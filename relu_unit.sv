==> flow/design.v <==
module relu_unit(
    input logic clk,
    input logic reset,
    input logic [15:0] mac_in,
    input logic valid_in,
    output logic valid_out,
    output logic [15:0] relu_out
);
    always_ff @(posedge clk or posedge reset) begin
        if (reset) begin
            relu_out <= 16'b0;
            valid_out <= 1'b0;
        end else if (valid_in) begin
            relu_out <= (mac_in[15] == 1'b0) ? mac_in : 16'b0;  
            valid_out <= 1'b1;
        end
    end
endmodule
---- Step by step through the tools: relu_unit ----
The steps from the RTL of relu_unit to its reports follow in flow order.
Lines are those of the file above, counted from 1.
A cell with - has no value.
inputs
  top module .............................. relu_unit
  clock input ............................. clk
  library ................................. sky130hd
  timing corner ........................... tt_025C_1v80

---- After elaboration ----
Source: Yosys, flattened and elaborated, memories not mapped. Widths are those after wreduce; folded enables and synchronous resets count as part of the registers. Registers that Yosys merges into a memory's read port (data or address) are not register bits. Print and check cells do not count. Equal cells are merged and count once.
word-level totals
  word-level cells ........................ 3
  output and inout port bits .............. 17
  flip-flop bits (word level) ............. 17
cells by class
  mux-type cells .......................... 1
operators by type and width
  operator           count
  15-bit 2-to-1 mux  1

---- Logic depth ----
Yosys ltp: most cells in a row. Word level: on the elaborated netlist, between registers, memories and ports. Mapped: between sequential cells and ports; inverters and the memories' decode and read muxes count.
logic depth
  depth after elaboration ................. 1
  ABC_AREA ................................ 0
  depth in mapped cells ................... 3
  mapped depth without buffers ............ 2

---- Netlist ----
Source: synth_stat.txt of the flow (Yosys; design flattened, memories mapped). It holds for the ABC_AREA given above (unset counts as 0); a run with the other value may have another netlist.
synthesis totals
  mapped area ............................. 0.0005931 mm²
  buffer cells ............................ 3
  flip-flop cells ......................... 16
  cells in the netlist .................... 40
cells by type
  cell type                   count
  sky130_fd_sc_hd__dfrtp_1    16
  sky130_fd_sc_hd__a22o_1     14
  sky130_fd_sc_hd__buf_6      2
  sky130_fd_sc_hd__and2b_4    1
  sky130_fd_sc_hd__o2bb2ai_1  1
  sky130_fd_sc_hd__buf_4      1
  sky130_fd_sc_hd__or2_2      1
  sky130_fd_sc_hd__conb_1     1
  sky130_fd_sc_hd__inv_1      1
  sky130_fd_sc_hd__inv_2      1
  sky130_fd_sc_hd__nand2_1    1

---- Timing after synthesis ----
OpenSTA on the mapped netlist: ideal clock, no wires. The path of least setup slack (recovery checks aside). Input and output delay are each 20% of the period. Register names are those of the netlist, which keeps one name where synthesis merged equal registers.
timing post-synthesis
  kind .................................... in2reg
  start point ............................. input port mac_in[15]
  end point ............................... register relu_out[4]
  clock period ............................ 922 ps
  setup time .............................. 121 ps
  arrival time ............................ 670 ps
  required time ........................... 801 ps
  driving pins on the path ................ 3
  path delay .............................. 607 ps
  setup slack ............................. 131 ps
  synthesis period reached ................ 791 ps
"path delay" = arrival - input delay + setup time.
"driving pins on the path": output pins that drive a net of the path, with the launching flip-flop's if there is one; two outputs of one cell count as two.
"synthesis period reached" is the clock period less the worst setup slack; recovery checks do not enter. This is arithmetic on one report: input and output delays are still those of the set period (20% each).
Between the ends stands the longest chain of elaborated cells between them, by number of cells; it is not shown to be the way that was timed. Of several equally long chains one is given.
A line is the first line of the expression or statement that the cell stems from. Yosys adds cells for indexed reads and writes and turns some case tables into memories.
between the ends, post-synthesis
  cells stage by stage .................... sky130_fd_sc_hd__and2b_4 sky130_fd_sc_hd__buf_6 sky130_fd_sc_hd__a22o_1
  length of the longest elaborated chain .. 1
  elaborated cells between the ends (all ways) .. 1
  source lines of those cells ............. 1
  those cells by class .................... mux (1)
ends and longest elaborated chain, post-synthesis
  what               RTL line  source
  start, declared    4         input logic [15:0] mac_in,
  15-bit 2-to-1 mux  14        relu_out <= (mac_in[15] == 1'b0) ? mac_in : 16'b0;
  end, assigned      11        relu_out <= 16'b0;
  end, assigned      14
  end, declared      7         output logic [15:0] relu_out

---- Timing after layout ----
Path of least setup slack in the final report of flow run 1 (OpenROAD, finished layout, wires in). Where an end is a register, its clock arrival counts in the times.
The report prints the path's times to 10 ps; the period is as set.
timing post-layout
  kind .................................... reg2out
  start point ............................. register relu_out[1]
  end point ............................... output port relu_out[1]
  arrival time ............................ 820 ps
  required time ........................... 530 ps
  driving pins on the path ................ 2
  clock period ............................ 663 ps
  external output delay ................... 130 ps
  setup slack ............................. -290 ps
between the ends, post-layout
  cells stage by stage .................... sky130_fd_sc_hd__dfrtp_1 sky130_fd_sc_hd__buf_2
  length of the longest elaborated chain .. 0
  elaborated cells between the ends (all ways) .. 0
  source lines of those cells ............. 0
ends and longest elaborated chain, post-layout
  what             RTL line  source
  start, declared  7         output logic [15:0] relu_out
  start, assigned  11        relu_out <= 16'b0;
  start, assigned  14        relu_out <= (mac_in[15] == 1'b0) ? mac_in : 16'b0;
  end, declared    7

Module relu_unit, platform sky130hd: 2 stored runs of the flow (Yosys, OpenROAD) with differing settings, in no particular order. Input and output delays are each 20% of the period that was set; the output load is 0.01 pF.
By "achieved period" is meant the clock period of the run minus its worst setup slack. This is arithmetic on one report: input and output delays are still those of the set period (20% each).
"time of the worst setup path" = time allowed to the worst setup path (clock period - input delay - output delay, where it has them) - its slack; a late launch clock adds to it, a late capture clock takes from it.
"time of the worst setup path" is known to 10 ps.

======== flow run 1 ========
==> flow/run.sh <==
#!/bin/bash
# the make line also repeats the synthesis and layout settings of config.mk as NAME=value (left out here)
make -C /OpenROAD-flow-scripts/flow DESIGN_CONFIG=/design/flow/config.mk WORK_HOME=/design/flow/orfs CLKGATE_MAP_FILE= finish
==> flow/config.mk <==
export PLATFORM = sky130hd
export DESIGN_NAME = relu_unit
export DESIGN_NICKNAME = relu_unit
export VERILOG_FILES = /design/flow/design.v
export SDC_FILE = /design/flow/constraint.sdc
export NUM_CORES = 4
export LEC_CHECK = 0
export ABC_AREA = 0
export CAP_MARGIN = 20
export CORE_MARGIN = 2
export CORE_UTILIZATION = 19
export CTS_CLUSTER_SIZE = 70
export MAX_ROUTING_LAYER = met5
export MIN_ROUTING_LAYER = met1
export PLACE_DENSITY = 0.85
export SETUP_SLACK_MARGIN = -0.03
export SLEW_MARGIN = 25
==> flow/constraint.sdc <==
create_clock -name core_clock -period 0.663 [get_ports {clk}]
set_input_delay 0.1326 -clock core_clock [delete_from_list [all_inputs] [get_ports {clk}]]
set_output_delay 0.1326 -clock core_clock [all_outputs]
set_load 0.01 [all_outputs]

-------- measured, flow run 1 --------
  post-route setup TNS .................... -6424 ps
  worst setup slack after layout .......... -286 ps
  achieved period ......................... 949 ps
  synthesis area .......................... 0.0005931 mm²
  time of the worst setup path ............ 820 ps
  critical path kind ...................... reg2out
  die footprint ........................... 0.0035844 mm²
  standard-cell area of the final layout .. 0.001051 mm²

======== flow run 2 ========
==> flow/run.sh <==
#!/bin/bash
# the make line also repeats the synthesis and layout settings of config.mk as NAME=value (left out here)
make -C /OpenROAD-flow-scripts/flow DESIGN_CONFIG=/design/flow/config.mk WORK_HOME=/design/flow/orfs CLKGATE_MAP_FILE= finish
==> flow/config.mk <==
export PLATFORM = sky130hd
export DESIGN_NAME = relu_unit
export DESIGN_NICKNAME = relu_unit
export VERILOG_FILES = /design/flow/design.v
export SDC_FILE = /design/flow/constraint.sdc
export NUM_CORES = 4
export LEC_CHECK = 0
export ABC_AREA = 0
export CAP_MARGIN = 20
export CELL_PAD_IN_SITES_DETAIL_PLACEMENT = 1
export CELL_PAD_IN_SITES_GLOBAL_PLACEMENT = 2
export CORE_ASPECT_RATIO = 1.57
export CORE_MARGIN = 2
export CORE_UTILIZATION = 59
export CTS_CLUSTER_DIAMETER = 234
export GPL_ROUTABILITY_DRIVEN = 0
export MAX_ROUTING_LAYER = met5
export PLACE_DENSITY_LB_ADDON = 0.09
export SLEW_MARGIN = 20
export TNS_END_PERCENT = 15
==> flow/constraint.sdc <==
create_clock -name core_clock -period 1.03 [get_ports {clk}]
set_input_delay 0.2060 -clock core_clock [delete_from_list [all_inputs] [get_ports {clk}]]
set_output_delay 0.2060 -clock core_clock [all_outputs]
set_load 0.01 [all_outputs]

-------- flow run 2 --------
  unfinished; error PDN-0185 in floorplanning
